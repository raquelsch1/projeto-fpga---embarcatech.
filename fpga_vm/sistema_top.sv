==> flow/design.v <==
module estacionamento_top(
    input  wire        clk,           
    input  wire        vaga1_in,      
    input  wire        vaga2_in,      
    input  wire        vaga3_in,      
    output reg  [6:0]  seg1
);
    reg vaga1_sync;
    reg [2:0] vaga1_db;
    reg vaga2_sync;
    reg [2:0] vaga2_db;
    reg vaga3_sync;
    reg [2:0] vaga3_db;
    wire vaga1_estavel = &vaga1_db;  
    wire vaga2_estavel = &vaga2_db;
    wire vaga3_estavel = &vaga3_db;
    reg [1:0] vagas_livres;
    reg [6:0] segbits;
    always @(posedge clk) begin
        vaga1_sync <= vaga1_in;
        vaga1_db <= {vaga1_db[1:0], vaga1_sync};
        vaga2_sync <= vaga2_in;
        vaga2_db <= {vaga2_db[1:0], vaga2_sync};
        vaga3_sync <= vaga3_in;
        vaga3_db <= {vaga3_db[1:0], vaga3_sync};
        vagas_livres <= 3 - ( {2'b00, vaga1_estavel} + {2'b00, vaga2_estavel} + {2'b00, vaga3_estavel} );
        seg1 <= segbits;
    end
    always @(*) begin
        case (vagas_livres)
            2'd0: segbits = 7'b1111110;  
            2'd1: segbits = 7'b0110000;  
            2'd2: segbits = 7'b1101101;  
            2'd3: segbits = 7'b1111001;  
            default: segbits = 7'b0000000;  
        endcase
    end
endmodule
module portao_top (
    input  wire        clk,        
    input  wire        I1,          
    input  wire        I2,          
    input  wire        S1,          
    input  wire        S2,          
    output logic       SERVO1,      
    output logic       SERVO2       
);
    localparam int F_CLK         = 25_000_000;
    localparam int PERIODO_MAX   = F_CLK / 50;  
    localparam int PERIODO_W     = 19;       
    localparam int PULSO_0_GRAUS   = 25_000;    
    localparam int PULSO_180_GRAUS = 50_000;    
    localparam int PULSO_W         = 16;        
    logic [PULSO_W-1:0] pulso_ciclos_s1 = PULSO_0_GRAUS; 
    logic [PULSO_W-1:0] pulso_ciclos_s2 = PULSO_0_GRAUS; 
    function int DB_CYCLES_5MS(); DB_CYCLES_5MS = F_CLK/200; endfunction 
    localparam int DB_MAX = DB_CYCLES_5MS();
    localparam int DB_W   = $clog2(DB_MAX); 
    logic [1:0] sync_i1 = '0; 
    logic [DB_W-1:0] cnt_i1 = '0; 
    logic q_i1 = 1'b0; 
    logic q_d_i1 = 1'b0; 
    logic [1:0] sync_i2 = '0; 
    logic [DB_W-1:0] cnt_i2 = '0; 
    logic q_i2 = 1'b0; 
    logic q_d_i2 = 1'b0; 
    always_ff @(posedge clk) begin
        sync_i1 <= {sync_i1[0], I1};
        if (sync_i1[1] == q_i1)
            cnt_i1 <= '0;
        else if (cnt_i1 == DB_MAX-1) begin
            cnt_i1 <= '0;
            q_i1 <= sync_i1[1];
        end else
            cnt_i1 <= cnt_i1 + 1;
        q_d_i1 <= q_i1;
        sync_i2 <= {sync_i2[0], I2};
        if (sync_i2[1] == q_i2)
            cnt_i2 <= '0;
        else if (cnt_i2 == DB_MAX-1) begin
            cnt_i2 <= '0;
            q_i2 <= sync_i2[1];
        end else
            cnt_i2 <= cnt_i2 + 1;
        q_d_i2 <= q_i2;
    end
    wire press_event_s1 = q_i1 & ~q_d_i1; 
    wire press_event_s2 = q_i2 & ~q_d_i2; 
    logic [1:0] sync_s1 = '0;
    logic [1:0] sync_s2 = '0;
    always_ff @(posedge clk) begin
        sync_s1 <= {sync_s1[0], S1}; 
        sync_s2 <= {sync_s2[0], S2};
    end
    wire sensor_presence_s1 = ~sync_s1[1];  
    wire sensor_presence_s2 = ~sync_s2[1];  
    typedef enum logic [0:0] {
        FECHADO = 1'b0, 
        ABERTO  = 1'b1  
    } servo_state_t;
    servo_state_t servo_state_s1 = FECHADO;
    servo_state_t servo_state_s2 = FECHADO; 
    always_ff @(posedge clk) begin
        if (press_event_s1) begin 
            if (servo_state_s1 == FECHADO) begin
                servo_state_s1 <= ABERTO;
            end else begin
                if (~sensor_presence_s1) begin
                    servo_state_s1 <= FECHADO;
                end
            end
        end 
        else if (servo_state_s1 == ABERTO && ~sensor_presence_s1) begin
            servo_state_s1 <= FECHADO;
        end
    end
    always_ff @(posedge clk) begin
        if (press_event_s2) begin 
            if (servo_state_s2 == FECHADO) begin
                servo_state_s2 <= ABERTO;
            end else begin
                if (~sensor_presence_s2) begin
                    servo_state_s2 <= FECHADO;
                end
            end
        end 
        else if (servo_state_s2 == ABERTO && ~sensor_presence_s2) begin
            servo_state_s2 <= FECHADO;
        end
    end
    always_ff @(posedge clk) begin
        pulso_ciclos_s1 <= (servo_state_s1 == ABERTO) ? PULSO_180_GRAUS : PULSO_0_GRAUS;
        pulso_ciclos_s2 <= (servo_state_s2 == ABERTO) ? PULSO_180_GRAUS : PULSO_0_GRAUS;
    end
    logic [PERIODO_W-1:0] periodo_cnt = '0;
    always_ff @(posedge clk) begin
        if (periodo_cnt == PERIODO_MAX - 1)
            periodo_cnt <= '0;
        else
            periodo_cnt <= periodo_cnt + 1;
    end
    always_comb begin
        SERVO1 = (periodo_cnt < pulso_ciclos_s1);
        SERVO2 = (periodo_cnt < pulso_ciclos_s2);
    end
endmodule
module sistema_top (
    input  wire        clk,            
    input  wire        vaga1_in,
    input  wire        vaga2_in,
    input  wire        vaga3_in,
    output wire [6:0]  seg1,
    input  wire        I1,
    input  wire        I2,
    input  wire        S1,
    input  wire        S2,
    output wire        SERVO1,
    output wire        SERVO2
);
    estacionamento_top u_estacionamento (
        .clk       (clk),
        .vaga1_in  (vaga1_in),
        .vaga2_in  (vaga2_in),
        .vaga3_in  (vaga3_in),
        .seg1      (seg1)
    );
    portao_top u_portao (
        .clk    (clk),
        .I1     (I1),
        .I2     (I2),
        .S1     (S1),
        .S2     (S2),
        .SERVO1 (SERVO1),
        .SERVO2 (SERVO2)
    );
endmodule
# Tool chain data of sistema_top
# Tool output for the design above, in the order of the flow.
# Line numbers count from 1 in the design file above.
# Library cell names are shortened.
# Not given: --
# design
top,sistema_top
clk_port,clk
library,sky130hd
corner,tt_025C_1v80

# After elaboration
# Yosys after proc, flatten, opt, wreduce and memory -nomap, before mapping. Memory bits, and registers merged into a memory's read port (data or address), are not among the register bits. Print and check cells are not counted. Equal cells are merged and count once.
# bits
reg_bits,120
inputBits,8
word_cells,68
# classes
n_addsub,6
compare,2
n_eq,8
mux,11
logic,6
n_reduce_logical,12
# ops
operator,count
19-bit by 16-bit < comparator with 1-bit output,2
17-bit by 1-bit adder with 17-bit output (second input constant),2
17-bit equality test (second input constant),2
16-bit 2-to-1 mux,2
7-bit case mux with 4-bit select,1
19-bit by 1-bit adder with 19-bit output (second input constant),1
19-bit equality test (second input constant),1
3-bit AND reduction,3
1-bit 2-to-1 mux,8
1-bit inverter,4
2-bit equality test (second input constant),2
2-bit AND reduction,2
2-bit nonzero test,2
2-bit OR reduction,2
1-bit by 1-bit adder with 2-bit output,1
1-bit equality test,2
1-bit AND,2
1-bit logical AND,2
2-bit by 1-bit adder with 2-bit output,1
2-bit by 1-bit equality test with 1-bit output (second input constant),1
2-bit subtractor (first input constant),1
2-bit zero test,1

# Logic depth
# Yosys ltp: most cells in a row. Word level: on the elaborated netlist, between registers, memories and ports. Mapped: between sequential cells and ports; inverters and the memories' decode and read muxes count.
# depth
ltp_word,4
ABC_AREA,0
mapped_depth,6

# Synthesis result
# Source: synth_stat.txt of the flow (Yosys; design flattened, memories mapped). It holds for the ABC_AREA given above (unset counts as 0); a run with the other value may have another netlist.
# types
cell,count,area_total_um2
dfxtp_1,86,1.72E+03
xnor2_1,29,253.994
ha_1,17,212.704
nor2_1,49,183.926
xor2_1,17,148.893
nand4_1,21,131.376
edfxtp_1,4,120.115
nor4_1,17,106.352
nand3_1,20,100.096
nand2_1,18,67.565
nor3_1,13,65.062
inv_1,14,52.55
a21oi_1,7,35.034
bufbuf_16,1,32.531
nand2b_1,5,31.28
nor4b_1,3,26.275
o21ai_0,5,25.024
clkbuf_1,6,22.522
# Not listed: further types 27, cells in them 36.
# synth_totals
mapped_cells,368
yosys_area_um2,3641.0
seq_area_um2,1841.8
ffs,90
buf_cells,11
# The figures by module come from a second, unflattened synthesis with its own total; it is not the netlist above.
# hier_totals
cells_unflattened,367
area_unflattened_um2,3622.2
# Each row is one instance without its submodules.
# modules
module,n_inst,cells,mod_area_um2,seq_area_um2
portao_top,1,336,3164.3,1461.4
estacionamento_top,1,31,457.9,380.4
sistema_top,1,0,0.0,0.0

# Worst setup path after synthesis
# Source: OpenSTA report_checks on the synthesized netlist (no wires, ideal clock, input and output delay 20% of the period each), path of least setup slack; recovery checks are left aside. Register names are those of the netlist, which keeps one name where synthesis merged equal registers.
# synth_path
kind,register -> output
startpoint,register u_portao.periodo_cnt[6]
endpoint,output port SERVO2
clock_period_ns,2.73
launch_ns,0.000
t_arrival_ns,1.403
t_required_ns,2.184
path_slack_ns,0.781
path_delay_ns,1.403
stages,6
path_buffers,0
period_less_setup_slack_ns,1.949
# "path_delay_ns" = arrival - input delay + setup time.
# At an output port there is no setup time.
# "stages": output pins that drive a net of the path, with the launching flip-flop's if there is one; two outputs of one cell count as two.
# "period_less_setup_slack_ns" is the clock period less the worst setup slack; recovery checks do not enter. This is arithmetic on one report: input and output delays are still those of the set period (20% each).
# The rows between start and end are the longest chain of elaborated cells between them; the timing report does not say that the signal goes this way. Where chains are equally long, one stands for them.
# Each line given opens the expression or statement behind the cell; cells for indexed reads and writes are added by Yosys, which also makes memories of some case tables.
# synth_via
cell_sequence,dfxtp_1 ha_1 a211oi_1 o21a_1 o31ai_1 a41oi_1
elab_chain_cells,1
# synth_lines
element,line,rtl
"start, declared",135,logic [PERIODO_W-1:0] periodo_cnt = '0;
"start, assigned",138,periodo_cnt <= '0;
"start, assigned",140,periodo_cnt <= periodo_cnt + 1;
19-bit by 16-bit < comparator with 1-bit output,144,SERVO2 = (periodo_cnt < pulso_ciclos_s2);
"end, declared",158,output wire        SERVO2

# Path in the finished layout
# Path of least setup slack in the final report of job 1 (OpenROAD, finished layout, wires in). Where an end is a register, its clock arrival counts in the times.
# layout_path
kind,register -> output
startpoint,register u_portao.periodo_cnt[4]
endpoint,output port SERVO2
clock_period_ns,2.91
launch_ns,0.37
t_arrival_ns,2.08
t_required_ns,2.33
path_slack_ns,0.24
stages,7
path_buffers,1
# The rows between start and end are the longest chain of elaborated cells between them; the timing report does not say that the signal goes this way. Where chains are equally long, one stands for them.
# layout_via
cell_sequence,dfxtp_1 ha_1 o211ai_1 o21a_1 o31ai_1 a41oi_1 dlygate4sd2_1
elab_chain_cells,1
# layout_lines
element,line,rtl
"start, declared",135,logic [PERIODO_W-1:0] periodo_cnt = '0;
"start, assigned",138,periodo_cnt <= '0;
"start, assigned",140,periodo_cnt <= periodo_cnt + 1;
19-bit by 16-bit < comparator with 1-bit output,144,SERVO2 = (periodo_cnt < pulso_ciclos_s2);
"end, declared",158,output wire        SERVO2

# sistema_top through Yosys and OpenROAD on sky130hd: 2 stored runs, unordered, with their settings and measured results. The constraints put input and output delay at 20% of the set period each and load the outputs with 0.01 pF.
# "achievedPeriod_ns" = clock period - worst setup slack. The figure is calculated, with input and output delays left at 20% of the set period.
# By "critical_path_time_ns" is meant the share of the clock period that the worst setup path is allowed (20% is reserved at inputs, 20% at outputs), minus its slack. Clock arrival times at its registers enter into it.
# "totalPower_w" is the tool's figure for a default switching activity; nothing was simulated.
# Settings: - = not set for that run.
# Among the results, - means that no value is shown for the run.
stored run,period_ns,CORE_UTILIZATION,PLACE_DENSITY,CORE_ASPECT_RATIO,GPL_ROUTABILITY_DRIVEN,SLEW_MARGIN,CAP_MARGIN,CORE_MARGIN,PLACE_DENSITY_LB_ADDON,CELL_PAD_IN_SITES_GLOBAL_PLACEMENT,CELL_PAD_IN_SITES_DETAIL_PLACEMENT,ABC_AREA,GPL_TIMING_DRIVEN,timing.setup.ws_ns,totalPower_w,layout_utilization_frac,design_die_area_um2,final_cell_area_um2,critical_path_time_ns,path_kind,achievedPeriod_ns,synthArea_um2
job 1,2.91,68,0.71,0.58,1,30,20,2,-,-,-,-,-,0.244,0.002196,0.77,5977.3,4007.6,2.08,register -> output,2.666,3641.0
job 2,1.58,57,-,-,-,20,20,2,0.12,2,2,0,0,-,-,-,-,-,-,-,-,-
# Job 2: not finished: placement ended with error FLW-0024
